==> flow/design.v <==
module segment7_mux (
   input clk,
	input [6:0] din2, din1,
	output [6:0] dout,
	output dig2, dig1
	);
	wire toggle;
	wire [6:0] dout_mux;
 	wire [6:0] dout_temp;
	reg  [31:0] count;
  	always@(posedge clk)
  	begin 
 			count <= count + 1;
	end 	
	assign toggle = count[10];
	assign dig1 = ~(toggle);
	assign dig2 = toggle;
	assign	dout_mux[0] = (toggle == 1'b1) ? din2[0] : din1[0];
	assign	dout_mux[1] = (toggle == 1'b1) ? din2[1] : din1[1];
	assign	dout_mux[2] = (toggle == 1'b1) ? din2[2] : din1[2];
	assign	dout_mux[3] = (toggle == 1'b1) ? din2[3] : din1[3];
	assign	dout_mux[4] = (toggle == 1'b1) ? din2[4] : din1[4];
	assign	dout_mux[5] = (toggle == 1'b1) ? din2[5] : din1[5];
	assign	dout_mux[6] = (toggle == 1'b1) ? din2[6] : din1[6];
	assign	dout_temp[0] = (dout_mux[0] == 1'b1) ? 1'b1:1'b0;
	assign	dout_temp[1] = (dout_mux[1] == 1'b1) ? 1'bz:1'b0;  
	assign	dout_temp[2] = (dout_mux[2] == 1'b1) ? 1'b1:1'b0; 
	assign	dout_temp[3] = (dout_mux[3] == 1'b1) ? 1'b1:1'b0; 
	assign	dout_temp[4] = (dout_mux[4] == 1'b1) ? 1'b1:1'b0; 
	assign	dout_temp[5] = (dout_mux[5] == 1'b1) ? 1'bz:1'b0;  
	assign	dout_temp[6] = (dout_mux[6] == 1'b1) ? 1'bz:1'b0;  
	assign dout = dout_temp;
endmodule
# From RTL to reports: segment7_mux

Tool output for the design above, in the order of the flow.
Line numbers count from 1 in the design file above.
Library cell names are shortened.
The mark -- stands for no value.

Top: segment7_mux
Clock input: clk
Cell library: sky130hd
Timing corner: tt_025C_1v80

# Word level

Source: Yosys, flattened and elaborated, memories not mapped. Widths are those after wreduce; folded enables and synchronous resets count as part of the registers. Registers that Yosys merges into a memory's read port (data or address) are not register bits. Print and check cells do not count. Equal cells are merged and count once.

Add/subtract/negate cells: 1
Mux-type cells: 14
Bitwise gates (word level): 1

Operators by type and width:

| kind                                                             | count |
| 32-bit by 1-bit adder with 32-bit output (second input constant) | 1 |
| 1-bit two-way mux                                                | 14 |
| 1-bit NOT                                                        | 1 |

Register bits: 32
Input bits: 15
Output and inout port bits: 9
Elaborated cells: 17

# Longest topological paths

Yosys ltp: most cells in a row. Word level: on the elaborated netlist, between registers, memories and ports. Mapped: between sequential cells and ports; inverters and the memories' decode and read muxes count.

Depth in word-level cells: 2
ABC_AREA: 0
Mapped depth: 4
Mapped depth without buffers: 4

# Netlist

Yosys stat after the flow's synthesis: flattened, memories mapped to cells. It holds for the ABC_AREA given above (unset counts as 0); a run with the other value may have another netlist.

Cell types:

| cell    | count | area in all (µm²) |
| dfxtp_1 | 11    | 220.211 |
| mux2_2  | 4     | 45.043 |
| xnor2_1 | 5     | 43.792 |
| xor2_1  | 4     | 35.034 |
| buf_4   | 3     | 22.522 |
| nor4_4  | 1     | 21.27 |
| inv_1   | 4     | 15.014 |
| nand3_1 | 3     | 15.014 |
| nor3_1  | 3     | 15.014 |
| ha_1    | 1     | 12.512 |
| nand2_1 | 3     | 11.261 |
| nand3_2 | 1     | 10.01 |
| nor2_1  | 2     | 7.507 |
| conb_1  | 1     | 3.754 |

Cells in the netlist: 46
Synthesis area: 478.0 µm²
Sequential area: 220.2 µm²
Flip-flops: 11
Buffers: 3

# Worst setup path after synthesis

Path of least setup slack by OpenSTA after synthesis, without wires, with an ideal clock, recovery checks aside; 20% of the period is set as input and as output delay. Where synthesis merged equal registers, the netlist keeps one of their names.

Kind: reg2out
From: register count[10]
To: output dout[0]
Clock period: 2.22 ns
External output delay: 0.444 ns
Time at the first pin: 0.000 ns
Data arrival time: 0.829 ns
Required time: 1.776 ns
Path slack: 0.947 ns
Delay of the path: 0.829 ns
Driving pins on the path: 2
Buffers on the path: 0
Synthesis period reached: 1.273 ns

"delay of the path" = arrival - input delay + setup time.
At an output port there is no setup time.
"driving pins on the path": output pins that drive a net of the path, with the launching flip-flop's if there is one; two outputs of one cell count as two.
"synthesis period reached" is the clock period less the worst setup slack; recovery checks do not enter. This is arithmetic on one report: input and output delays are still those of the set period (20% each).
Between the ends stands the longest chain of elaborated cells between them, by number of cells; it is not shown to be the way that was timed. Of several equally long chains one is given.
Each line given opens the expression or statement behind the cell; cells for indexed reads and writes are added by Yosys, which also makes memories of some case tables.

Path through: dfxtp_1 mux2_2
Cells in the longest elaborated chain: 2
Elaborated cells between the ends (all ways): 2
RTL lines with such cells: 2
Those cells by class: mux (2)

Ends and longest elaborated chain, post-synthesis:

| element           | line | RTL |
| from (decl)       | 10   | `reg [31:0] count;` |
| from (assign)     | 13   | `count <= count + 1;` |
| 1-bit two-way mux | 18   | `assign dout_mux[0] = (toggle == 1'b1) ? din2[0] : din1[0];` |
| 1-bit two-way mux | 25   | `assign dout_temp[0] = (dout_mux[0] == 1'b1) ? 1'b1:1'b0;` |
| to (decl)         | 4    | `output [6:0] dout,` |

# Timing after layout

From the final timing report of job 1: the path of least setup slack in the routed layout; clock arrival at registers is part of the times.

Kind: reg2out
From: register count[10]
To: output dout[2]
Clock period: 0.763 ns
External output delay: 0.15 ns
Time at the first pin: 0.27 ns
Data arrival time: 1.10 ns
Required time: 0.61 ns
Path slack: -0.49 ns
Driving pins on the path: 3
Buffers on the path: 1

Between the ends stands the longest chain of elaborated cells between them, by number of cells; it is not shown to be the way that was timed. Of several equally long chains one is given.

Path through: dfxtp_4 mux2_4 buf_6
Cells in the longest elaborated chain: 2
Elaborated cells between the ends (all ways): 2
RTL lines with such cells: 2
Those cells by class: mux (2)

Ends and longest elaborated chain, after layout:

| element           | line | RTL |
| from (decl)       | 10   | `reg [31:0] count;` |
| from (assign)     | 13   | `count <= count + 1;` |
| 1-bit two-way mux | 20   | `assign dout_mux[2] = (toggle == 1'b1) ? din2[2] : din1[2];` |
| 1-bit two-way mux | 27   | `assign dout_temp[2] = (dout_mux[2] == 1'b1) ? 1'b1:1'b0;` |
| to (decl)         | 4    | `output [6:0] dout,` |

Subject: flow runs of segment7_mux

Hi,

segment7_mux through Yosys and OpenROAD on sky130hd: 2 stored runs, unordered, with their settings and measured results. The constraints put input and output delay at 20% of the set period each and load the outputs with 0.01 pF.
"clock period achieved" is the run's clock period less its worst setup slack. It is reckoned from that one timing run; input and output delays stay at 20% of the period that was set.
"critical path time": the worst setup path's part of the clock period (all of it between registers, 20% less for each end at a port) less its slack. A launch clock that arrives late makes it longer, a capture clock that arrives late makes it shorter.
"total power of the final layout": no workload was simulated; the value follows from the tool's default switching activity.
Among the settings, -- means not set for that run.
Results: -- = not shown.

| setting or result                            | job 1    | job 2 |
| period_ns                                    | 0.763    | 1.32  |
| CAP_MARGIN                                   | 20       | 15    |
| CORE_MARGIN                                  | 2        | 2     |
| CORE_UTILIZATION                             | 40       | 72    |
| SLEW_MARGIN                                  | 20       | 30    |
| PLACE_DENSITY_LB_ADDON                       | --       | 0.19  |
| CORE_ASPECT_RATIO                            | --       | 1.63  |
| CELL_PAD_IN_SITES_GLOBAL_PLACEMENT           | --       | 0     |
| CELL_PAD_IN_SITES_DETAIL_PLACEMENT           | --       | 0     |
| TNS_END_PERCENT                              | --       | 25    |
| CTS_CLUSTER_SIZE                             | --       | 74    |
| MAX_ROUTING_LAYER                            | --       | met5  |
| worst hold slack in the final report (ns)    | 0.441    | --    |
| die outline area (µm²)                       | 1,487.3  | --    |
| setup slack of the critical path (ns)        | -0.488   | --    |
| setup total negative slack (ns)              | -4.351   | --    |
| utilization of the finished layout           | 0.864    | --    |
| chip area in the Yosys report (µm²)          | 478.0    | --    |
| critical path time (ns)                      | 1.10     | --    |
| class of the worst setup path                | reg2out  | --    |
| standard-cell area of the final layout (µm²) | 959.7    | --    |
| clock period achieved (ns)                   | 1.251    | --    |
| total power of the final layout (W)          | 0.001058 | --    |

Job 2: no results, floorplanning failed with PDN-0185

Regards
